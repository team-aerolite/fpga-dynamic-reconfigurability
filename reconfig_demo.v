==> flow/design.v <==
module reconfig_demo(
    input wire clk,            
    input wire reset_n,        
    input wire spi_sck,        
    input wire spi_mosi,       
    input wire spi_ss,         
    output reg spi_miso,       
    output reg [3:0] led_out   
);
reg [1:0] sck_sync, mosi_sync, ss_sync;
always @(posedge clk or negedge reset_n) begin
    if (!reset_n) begin
        sck_sync <= 2'b00;
        mosi_sync <= 2'b00;
        ss_sync <= 2'b11;  
    end else begin
        sck_sync <= {sck_sync[0], spi_sck};
        mosi_sync <= {mosi_sync[0], spi_mosi};
        ss_sync <= {ss_sync[0], spi_ss};
    end
end
wire sck_rising = (sck_sync == 2'b01);
wire sck_falling = (sck_sync == 2'b10);
wire ss_active = (ss_sync[1] == 0);   
reg [2:0] bit_count;
reg [7:0] rx_byte;
reg byte_received;
always @(posedge clk or negedge reset_n) begin
    if (!reset_n) begin
        bit_count <= 0;
        rx_byte <= 8'b0;
        byte_received <= 0;
    end else if (!ss_active) begin
        bit_count <= 0;
        byte_received <= 0;
    end else if (sck_rising) begin
        rx_byte <= {rx_byte[6:0], mosi_sync[1]};
        bit_count <= bit_count + 1;
        if (bit_count == 7) begin
            byte_received <= 1;
            bit_count <= 0;
        end else begin
            byte_received <= 0;
        end
    end else begin
        byte_received <= 0;
    end
end
reg [1:0] logic_function;   
reg [1:0] input_a, input_b;
reg [1:0] result;
always @(posedge clk or negedge reset_n) begin
    if (!reset_n) begin
        logic_function <= 2'b00;
        input_a <= 2'b00;
        input_b <= 2'b00;
    end else if (byte_received) begin
        case (rx_byte[7:6])
            2'b00: logic_function <= rx_byte[1:0];    
            2'b01: input_a <= rx_byte[1:0];           
            2'b10: input_b <= rx_byte[1:0];
            2'b11: ;  
        endcase
    end
end
always @(*) begin
    case (logic_function)
        2'b00: result = input_a & input_b;      
        2'b01: result = input_a | input_b;      
        2'b10: result = input_a ^ input_b;      
        2'b11: result = ~(input_a & input_b);   
        default: result = 2'b00;
    endcase
end
reg [7:0] tx_byte;
reg [2:0] tx_bit_count;
reg ss_sync_d;
always @(posedge clk or negedge reset_n) begin
    if (!reset_n) ss_sync_d <= 1'b1;
    else ss_sync_d <= ss_sync[1];
end
wire ss_falling_edge = (ss_sync_d == 1'b1) && (ss_sync[1] == 1'b0);
always @(posedge clk or negedge reset_n) begin
    if (!reset_n) begin
        tx_byte <= 8'b0;
        tx_bit_count <= 0;
        spi_miso <= 1'b0;
    end else if (ss_falling_edge) begin
		  tx_byte <= {2'b00, logic_function, result, 2'b00};
        tx_bit_count <= 0;
        spi_miso <= tx_byte[7];   
    end else if (ss_active && sck_falling) begin
        tx_byte <= {tx_byte[6:0], 1'b0};   
        tx_bit_count <= tx_bit_count + 1;
        spi_miso <= tx_byte[6];
    end else if (ss_sync[1] == 1) begin
        spi_miso <= 1'b0;
        tx_bit_count <= 0;
    end
end
always @(posedge clk or negedge reset_n) begin
    if (!reset_n) begin
        led_out <= 4'b0000;
    end else begin
		  led_out <= {result, logic_function};
    end
end
endmodule
From RTL to reports: reconfig_demo
What the tools print for reconfig_demo, step after step.
Lines are those of the file above, counted from 1.
Cell names lack the library's common part.
{"block": "design", "design": "reconfig_demo", "clk_port": "clk", "library": "sky130hd", "lib_corner": "tt_025C_1v80"}

After elaboration
Source: Yosys, flattened and elaborated, memories not mapped. Widths are those after wreduce. Registers that Yosys merges into a memory's read port (data or address) are not register bits. Print and check cells do not count. Equal cells are merged and count once.
{"block": "classes", "n_eq": 8, "n_logic": 5, "n_reduce_logical": 11, "mux": 12, "add_sub_neg": 1}
{"block": "ops", "op": "8-bit 2-to-1 mux", "count": 2}
{"block": "ops", "op": "3-bit 2-to-1 mux", "count": 3}
{"block": "ops", "op": "2-bit == test (second input constant)", "count": 4}
{"block": "ops", "op": "2-bit AND reduction", "count": 4}
{"block": "ops", "op": "2-bit case mux with 4-bit select", "count": 1}
{"block": "ops", "op": "2-bit by 1-bit == test with 1-bit output (second input constant)", "count": 3}
{"block": "ops", "op": "1-bit 2-to-1 mux", "count": 6}
{"block": "ops", "op": "2-bit zero test", "count": 2}
{"block": "ops", "op": "2-bit nonzero test", "count": 2}
{"block": "ops", "op": "3-bit by 1-bit adder with 3-bit output (second input constant)", "count": 1}
{"block": "ops", "op": "3-bit == test (second input constant)", "count": 1}
{"block": "ops", "op": "3-bit nonzero test", "count": 1}
{"block": "ops", "op": "1-bit logical AND", "count": 2}
{"block": "ops", "op": "2-bit AND", "count": 1}
{"block": "ops", "op": "2-bit bitwise OR", "count": 1}
{"block": "ops", "op": "2-bit XOR", "count": 1}
{"block": "ops", "op": "2-bit NOT", "count": 1}
{"block": "ops", "op": "1-bit NOT", "count": 1}
{"block": "word_totals", "word_cells": 50, "out_inout_bits": 5, "ff_bits": 38, "inputBits": 5}

Longest topological paths
Longest topological path by Yosys (ltp), each cell counted once; first at word level (registers and memories cut), then after technology mapping (sequential cells cut; the memories' decode and read muxes count).
{"block": "depth", "ltp_word": 4, "ABC_AREA": 0, "mapped_depth": 5, "ltp_nobuf": 5}

Netlist
The flow's flattened synthesis, as Yosys stat reports it; memories are mapped. The netlist is that of the ABC_AREA named above (0 if unset); the other value can give another one.
{"block": "synth_totals", "cells": 112, "yosys_area_um2": 1527.7, "n_buf": 2, "ffs": 36, "sequential_area_um2": 904.6}
{"block": "types", "type": "dfrtp_1", "count": 33, "type_area_um2": 825.792}
{"block": "types", "type": "mux2_2", "count": 15, "type_area_um2": 168.912}
{"block": "types", "type": "dfstp_2", "count": 3, "type_area_um2": 78.826}
{"block": "types", "type": "ha_1", "count": 6, "type_area_um2": 75.072}
{"block": "types", "type": "nand2_1", "count": 9, "type_area_um2": 33.782}
{"block": "types", "type": "nand2b_4", "count": 2, "type_area_um2": 27.526}
{"block": "types", "type": "a22oi_1", "count": 3, "type_area_um2": 22.522}
{"block": "types", "type": "mux2i_4", "count": 1, "type_area_um2": 22.522}
{"block": "types", "type": "mux2i_1", "count": 2, "type_area_um2": 20.019}
{"block": "types", "type": "and2_1", "count": 3, "type_area_um2": 18.768}
{"block": "types", "type": "inv_1", "count": 5, "type_area_um2": 18.768}
{"block": "types", "type": "nor2b_1", "count": 3, "type_area_um2": 18.768}
{"block": "types", "type": "o2bb2ai_1", "count": 2, "type_area_um2": 17.517}
{"block": "types", "type": "mux2_4", "count": 1, "type_area_um2": 15.014}
{"block": "types", "type": "nand3b_1", "count": 2, "type_area_um2": 15.014}
{"block": "types", "type": "nor2_1", "count": 4, "type_area_um2": 15.014}
{"block": "types", "type": "nor3b_1", "count": 2, "type_area_um2": 15.014}
{"block": "types", "type": "nor2_4", "count": 1, "type_area_um2": 11.261}
Other cell types: 12; their cells: 15.

Timing after synthesis
OpenSTA on the mapped netlist: ideal clock, no wires. The path of least setup slack (recovery checks aside). Input and output delay are each 20% of the period. Register names are those of the netlist, which keeps one name where synthesis merged equal registers.
{"block": "synth_path", "path_kind": "reg-to-reg", "startpoint": "reg input_a[0]", "endpoint": "reg tx_byte[2]", "path_slack_ps": 449, "clock_period_ps": 1720, "setup_time_ps": 122, "path_delay_ps": 1272, "path_buffers": 0, "t_first_pin_ps": 0, "driving_pins": 5, "t_required_ps": 1598, "arrival_time_ps": 1150, "synth_period_reached_ps": 1271}
"path_delay_ps" = arrival - input delay + setup time.
"driving_pins": output pins that drive a net of the path, with the launching flip-flop's if there is one; two outputs of one cell count as two.
"synth_period_reached_ps" is the clock period less the worst setup slack; recovery checks do not enter. This is arithmetic on one report: input and output delays are still those of the set period (20% each).
Between the ends stands the longest chain of elaborated cells between them, by number of cells; it is not shown to be the way that was timed. Of several equally long chains one is given.
Each line given opens the expression or statement behind the cell; cells for indexed reads and writes are added by Yosys, which also makes memories of some case tables.
At most two assigning lines are given for a register; there are more.
{"block": "synth_via", "path_cell_list": "dfrtp_1 -> ha_1 -> nor2b_1 -> a211o_1 -> a32o_1", "elab_chain_cells": 4, "cone_cells": 6, "classes_between": "2 x mux; 4 x logic"}
{"block": "synth_rtl", "element": "start: declaration", "line": 50, "rtl": "reg [1:0] input_a, input_b;"}
{"block": "synth_rtl", "element": "start: assignment", "line": 55, "rtl": "input_a <= 2'b00;"}
{"block": "synth_rtl", "element": "start: assignment", "line": 60, "rtl": "2'b01: input_a <= rx_byte[1:0];"}
{"block": "synth_rtl", "element": "2-bit AND", "line": 71, "rtl": "2'b11: result = ~(input_a & input_b);"}
{"block": "synth_rtl", "element": "2-bit NOT", "line": 71}
{"block": "synth_rtl", "element": "2-bit case mux with 4-bit select", "line": 67, "rtl": "case (logic_function)"}
{"block": "synth_rtl", "element": "8-bit 2-to-1 mux", "line": 88, "rtl": "end else if (ss_falling_edge) begin"}
{"block": "synth_rtl", "element": "end: assignment", "line": 89, "rtl": "tx_byte <= {2'b00, logic_function, result, 2'b00};"}
{"block": "synth_rtl", "element": "end: assignment", "line": 93, "rtl": "tx_byte <= {tx_byte[6:0], 1'b0};"}
{"block": "synth_rtl", "element": "end: declaration", "line": 75, "rtl": "reg [7:0] tx_byte;"}

Path in the finished layout
Path of least setup slack in the final report of entry A (OpenROAD, finished layout, wires in). Where an end is a register, its clock arrival counts in the times.
The path's times are printed in steps of 10 ps; the period is the one set.
{"block": "layout_path", "path_kind": "reg-to-reg", "startpoint": "reg input_b[0]", "endpoint": "reg tx_byte[2]", "t_required_ps": 1420, "path_slack_ps": -130, "path_buffers": 0, "t_first_pin_ps": 280, "setup_time_ps": 110, "clock_period_ps": 1250, "arrival_time_ps": 1550, "driving_pins": 5}
Between the ends stands the longest chain of elaborated cells between them, by number of cells; it is not shown to be the way that was timed. Of several equally long chains one is given.
At most two assigning lines are given for a register; there are more.
{"block": "layout_via", "path_cell_list": "dfrtp_1 -> ha_2 -> nor2b_4 -> a211o_1 -> a32o_1", "elab_chain_cells": 4, "cone_cells": 6, "classes_between": "2 x mux; 4 x logic"}
{"block": "layout_rtl", "element": "start: declaration", "line": 50, "rtl": "reg [1:0] input_a, input_b;"}
{"block": "layout_rtl", "element": "start: assignment", "line": 56, "rtl": "input_b <= 2'b00;"}
{"block": "layout_rtl", "element": "start: assignment", "line": 61, "rtl": "2'b10: input_b <= rx_byte[1:0];"}
{"block": "layout_rtl", "element": "2-bit AND", "line": 71, "rtl": "2'b11: result = ~(input_a & input_b);"}
{"block": "layout_rtl", "element": "2-bit NOT", "line": 71}
{"block": "layout_rtl", "element": "2-bit case mux with 4-bit select", "line": 67, "rtl": "case (logic_function)"}
{"block": "layout_rtl", "element": "8-bit 2-to-1 mux", "line": 88, "rtl": "end else if (ss_falling_edge) begin"}
{"block": "layout_rtl", "element": "end: assignment", "line": 89, "rtl": "tx_byte <= {2'b00, logic_function, result, 2'b00};"}
{"block": "layout_rtl", "element": "end: assignment", "line": 93, "rtl": "tx_byte <= {tx_byte[6:0], 1'b0};"}
{"block": "layout_rtl", "element": "end: declaration", "line": 75, "rtl": "reg [7:0] tx_byte;"}

# Flow runs of reconfig_demo

Record of 2 stored runs of the RTL-to-layout flow on reconfig_demo, platform sky130hd. The runs are unordered. Constraints: input delay and output delay 20% of the set period each, output load 0.01 pF.
"clock_period_reached_ps" means the clock period less the worst setup slack. The figure is calculated, with input and output delays left at 20% of the set period.
"worst_path_time_ps" = time allowed to the worst setup path (clock period - input delay - output delay, where it has them) - its slack; a late launch clock adds to it, a late capture clock takes from it.
"power_total_mw" rests on the timing tool's default activity at the inputs, not on a simulated workload.
"worst_path_time_ps" is given in steps of 10 ps.

Entry A
==> flow/run.sh <==
#!/bin/bash
# the make line also repeats the synthesis and layout settings of config.mk as NAME=value (left out here)
make -C /OpenROAD-flow-scripts/flow DESIGN_CONFIG=/design/flow/config.mk WORK_HOME=/design/flow/orfs CLKGATE_MAP_FILE= finish
==> flow/config.mk <==
export PLATFORM = sky130hd
export DESIGN_NAME = reconfig_demo
export DESIGN_NICKNAME = reconfig_demo
export VERILOG_FILES = /design/flow/design.v
export SDC_FILE = /design/flow/constraint.sdc
export NUM_CORES = 4
export LEC_CHECK = 0
export CAP_MARGIN = 20
export CELL_PAD_IN_SITES_DETAIL_PLACEMENT = 2
export CORE_ASPECT_RATIO = 0.64
export CORE_MARGIN = 2
export CORE_UTILIZATION = 30
export GPL_TIMING_DRIVEN = 0
export MAX_ROUTING_LAYER = met5
export PLACE_DENSITY_LB_ADDON = 0.14
export SETUP_SLACK_MARGIN = 0.07
export SLEW_MARGIN = 20
==> flow/constraint.sdc <==
create_clock -name core_clock -period 1.25 [get_ports {clk}]
set_input_delay 0.2500 -clock core_clock [delete_from_list [all_inputs] [get_ports {clk}]]
set_output_delay 0.2500 -clock core_clock [all_outputs]
set_load 0.01 [all_outputs]

==> results of entry A, as JSON <==
{
  "synth_chip_area_um2": 1527.7,
  "final_die_area_um2": 5693.6,
  "finish.stdcell_area_um2": 2115.8,
  "final_util_frac": 0.438,
  "setup_worst_slack_ps": -130,
  "total_negative_slack_ps": -691,
  "ws_hold_ps": 358,
  "power_total_mw": 2.605,
  "clock_period_reached_ps": 1380,
  "worst_path_time_ps": 1380,
  "critical_path_kind": "reg-to-reg"
}

Entry B
==> flow/run.sh <==
#!/bin/bash
# the make line also repeats the synthesis and layout settings of config.mk as NAME=value (left out here)
make -C /OpenROAD-flow-scripts/flow DESIGN_CONFIG=/design/flow/config.mk WORK_HOME=/design/flow/orfs CLKGATE_MAP_FILE= finish
==> flow/config.mk <==
export PLATFORM = sky130hd
export DESIGN_NAME = reconfig_demo
export DESIGN_NICKNAME = reconfig_demo
export VERILOG_FILES = /design/flow/design.v
export SDC_FILE = /design/flow/constraint.sdc
export NUM_CORES = 4
export LEC_CHECK = 0
export ABC_AREA = 0
export CAP_MARGIN = 20
export CELL_PAD_IN_SITES_GLOBAL_PLACEMENT = 2
export CORE_MARGIN = 7
export CORE_UTILIZATION = 67
export MAX_ROUTING_LAYER = met5
export MIN_ROUTING_LAYER = met2
export PLACE_DENSITY_LB_ADDON = 0.07
export SLEW_MARGIN = 20
==> flow/constraint.sdc <==
create_clock -name core_clock -period 0.907 [get_ports {clk}]
set_input_delay 0.1814 -clock core_clock [delete_from_list [all_inputs] [get_ports {clk}]]
set_output_delay 0.1814 -clock core_clock [all_outputs]
set_load 0.01 [all_outputs]

==> results of entry B, as JSON <==
{
  "outcome": "not finished: placement ended with error FLW-0024"
}
